==> flow/design.v <==
`default_nettype none
module chunker_with_buffer #(
 parameter L = 128,
 parameter M = 32
)
(
input wire clk,
input wire reset,
input wire [L-1:0] data_in,
input wire strobe,  
output reg [M-1:0] q,
output reg valid  
);
integer l;
reg done, ready;
reg [L-1:0] data_copy;
parameter NR = L/M;
always @(posedge clk or posedge reset) begin
  if (reset) begin
    q <= 0;
    valid <= 0;
    ready <= 0;
    done <= 0;
    l <= 0;
  end else begin
    if (ready && !done) begin
      if (l <= NR-1) begin
        q[M-1:0] <= data_copy[((NR-1)-l)*M +: M];  
        valid <= 1;
        l <= l+1;
      end else begin
        if (!strobe) begin
          q <= 0;  
          valid <= 0;
          done <= 1;
        end
      end
    end
    if (strobe) begin
      data_copy <= data_in;
      q[M-1:0] <= data_in[(NR-1)*M +: M];  
      valid <= 1;
      l <= 1;
      ready <= 1;
      done <= 0;
    end
  end
end
endmodule: chunker_with_buffer
`default_nettype wire
* Step by step through the tools: chunker_with_buffer
Tool output for the design above, in the order of the flow. Lines are those of the file above, counted from 1. Operators carry their Yosys type and port widths (W data, S select, Z words). Library cell names are shortened. Not given: -
Design: top module chunker_with_buffer, clock input clk, cell library sky130hd, library corner tt_025C_1v80

* After elaboration
Source: Yosys, flattened and elaborated, memories not mapped. Widths are those after wreduce. Registers that Yosys merges into a memory's read port (data or address) are not register bits. Print and check cells do not count. Equal cells are merged and count once.
Storage and ports: register bits after elaboration 195, output and inout bits 33, bits of input ports 131, word-level cells 31
Cells by class: bitwise logic cells 1, muxes and demuxes 12, reduce/logical cells 7, equal/unequal tests 1, order comparisons 1, add/subtract/negate cells 2, shift-type cells 1
Operators with widths (count):
- $mux W32 | 6
- $shiftx A128 B32 Y32 | 1
- $add A32 B2 Y32 const B | 1
- $le A32 B3 Y1 const B | 1
- $sub A3 B27 Y27 const A | 1
- $reduce_and A2 Y1 | 3
- $mux W1 | 6
- $reduce_bool A2 Y1 | 2
- $ne A2 B2 Y1 const B | 1
- $logic_and A1 B1 Y1 | 1
- $not A1 Y1 | 1
- $logic_not A1 Y1 | 1

* Logic depth
Longest topological path by Yosys (ltp), each cell counted once; first at word level (registers and memories cut), then after technology mapping (sequential cells cut; the memories' decode and read muxes count).
Depth: depth in word-level cells 5, ABC_AREA 0, mapped depth 9, gate-level depth less buffers 7

* After synthesis
The flow's flattened synthesis, as Yosys stat reports it; memories are mapped. The netlist is that of the ABC_AREA named above (0 if unset); the other value can give another one.
Synthesis totals: mapped area 7911.3 µm², mapped flip-flops 195, cells in the netlist 525
Cells by type:
- edfxtp_1 | count 128, area in all 3.84E+03 µm²
- dfrtp_1 | count 67, area in all 1.68E+03 µm²
- mux4_2 | count 32, area in all 720.691 µm²
- a22oi_1 | count 32, area in all 240.23 µm²
- a21oi_1 | count 32, area in all 160.154 µm²
- o21ai_1 | count 30, area in all 150.144 µm²
- inv_1 | count 39, area in all 146.39 µm²
- or3_1 | count 17, area in all 106.352 µm²
- o21ai_0 | count 21, area in all 105.101 µm²
- or4_1 | count 12, area in all 90.086 µm²
- clkbuf_1 | count 20, area in all 75.072 µm²
- o31ai_1 | count 10, area in all 75.072 µm²
- nand3_1 | count 12, area in all 60.058 µm²
- nand4_1 | count 9, area in all 56.304 µm²
- nand2_1 | count 14, area in all 52.55 µm²
- ha_1 | count 3, area in all 37.536 µm²
- nor4_1 | count 5, area in all 31.28 µm²
- nor2_1 | count 8, area in all 30.029 µm²
Other cell types: 17; their cells: 34.

* Worst setup path after synthesis
Source: OpenSTA report_checks on the synthesized netlist (no wires, ideal clock, input and output delay 20% of the period each), path of least setup slack; recovery checks are left aside. Register names are those of the netlist, which keeps one name where synthesis merged equal registers.
Timing after synthesis: path kind input-to-reg, start point in strobe, end point reg data_copy[0], path delay 6.779 ns, stages on the path 3, slack -0.259 ns, required time 7.516 ns, setup time 0.634 ns, external input delay 1.630 ns, period 8.15 ns, arrival 7.775 ns, buffers on the path 2, synthesis period reached 8.409 ns
"path delay" = arrival - input delay + setup time. "stages on the path": output pins that drive a net of the path, with the launching flip-flop's if there is one; two outputs of one cell count as two. "synthesis period reached" = period - worst setup slack (recovery checks aside). The figure is calculated, with input and output delays left at 20% of the set period. Between the ends stands the longest chain of elaborated cells between them, by number of cells; it is not shown to be the way that was timed. Of several equally long chains one is given. A line is the first line of the expression or statement that the cell stems from. Yosys adds cells for indexed reads and writes and turns some case tables into memories.
On the way, after synthesis: cells stage by stage clkbuf_1 clkbuf_1 nor2b_1, cells in the longest elaborated chain 1, elaborated cells between the ends (all ways) 1, those cells by class 1 x reduce/logical
RTL lines, path after synthesis:
- start: declaration | RTL line 10 | input wire strobe,
- $reduce_and A2 Y1
- end: assignment | RTL line 40 | data_copy <= data_in;
- end: declaration | RTL line 16 | reg [L-1:0] data_copy;

* Path in the finished layout
From the final timing report of stored run 1: the path of least setup slack in the routed layout; clock arrival at registers is part of the times.
Timing after layout: path kind reg-to-reg, start point reg l[0], end point reg l[26], setup time 0.08 ns, slack 2.70 ns, required time 6.31 ns, buffers on the path 1, arrival 3.61 ns, period 5.94 ns, stages on the path 8
Between the ends stands the longest chain of elaborated cells between them, by number of cells; it is not shown to be the way that was timed. Of several equally long chains one is given. At most two assigning lines are given for a register; there are more.
On the way, after layout: cells stage by stage dfrtp_2 buf_4 ha_1 nand2_1 nor4_1 nand4_1 or3_1 a21oi_1, cells in the longest elaborated chain 4, elaborated cells between the ends (all ways) 7, those cells by class 1 x add/sub; 1 x compare; 3 x mux; 2 x reduce/logical
RTL lines, path after layout:
- start: declaration | RTL line 14 | integer l;
- start: assignment | RTL line 24 | l <= 0;
- start: assignment | RTL line 30 | l <= l+1;
- $add A32 B2 Y32 | RTL line 30
- $mux W32 | RTL line 27 | if (l <= NR-1) begin
- $mux W32 | RTL line 26 | if (ready && !done) begin
- $mux W32 | RTL line 39 | if (strobe) begin
- end: assignment | RTL line 30
- end: assignment | RTL line 43 | l <= 1;
- end: declaration | RTL line 14

Lab notebook: chunker_with_buffer

Design chunker_with_buffer on sky130hd. What follows are 2 stored runs of the flow, each under its own settings; their order means nothing. The constraints put input and output delay at 20% of the set period each and load the outputs with 0.01 pF.
By "achieved clock period" is meant the clock period of the run minus its worst setup slack. This is arithmetic on one report: input and output delays are still those of the set period (20% each).
By "worst setup path time" is meant the share of the clock period that the worst setup path is allowed (20% is reserved at inputs, 20% at outputs), minus its slack. Clock arrival times at its registers enter into it.
"power" rests on the timing tool's default activity at the inputs, not on a simulated workload.
[stored run 1] settings: period_ns=5.94, CORE_UTILIZATION=44, PLACE_DENSITY_LB_ADDON=0.12, CORE_ASPECT_RATIO=0.71, CELL_PAD_IN_SITES_GLOBAL_PLACEMENT=3, CELL_PAD_IN_SITES_DETAIL_PLACEMENT=2, GPL_ROUTABILITY_DRIVEN=1, CTS_CLUSTER_DIAMETER=207, SLEW_MARGIN=25, CAP_MARGIN=20, CORE_MARGIN=2
[stored run 1] result: chip area after synthesis (Yosys) 7911.3 µm², die area 19084.3 µm², standard-cell area of the final layout 10388.7 µm², worst setup slack after layout 2.700 ns, total negative slack 0.000 ns, power 4074 µW, achieved clock period 3.240 ns, worst setup path time 3.24 ns, worst setup path kind reg-to-reg
[stored run 2] settings: period_ns=9.96, SETUP_SLACK_MARGIN=2.49, CAP_MARGIN=20, CORE_MARGIN=2, CORE_UTILIZATION=40, SLEW_MARGIN=20
[stored run 2] result: chip area after synthesis (Yosys) 7911.3 µm², die area 20919.3 µm², standard-cell area of the final layout 10391.2 µm², worst setup slack after layout 6.230 ns, total negative slack 0.000 ns, power 2293 µW, achieved clock period 3.730 ns, worst setup path time 1.74 ns, worst setup path kind input-to-reg
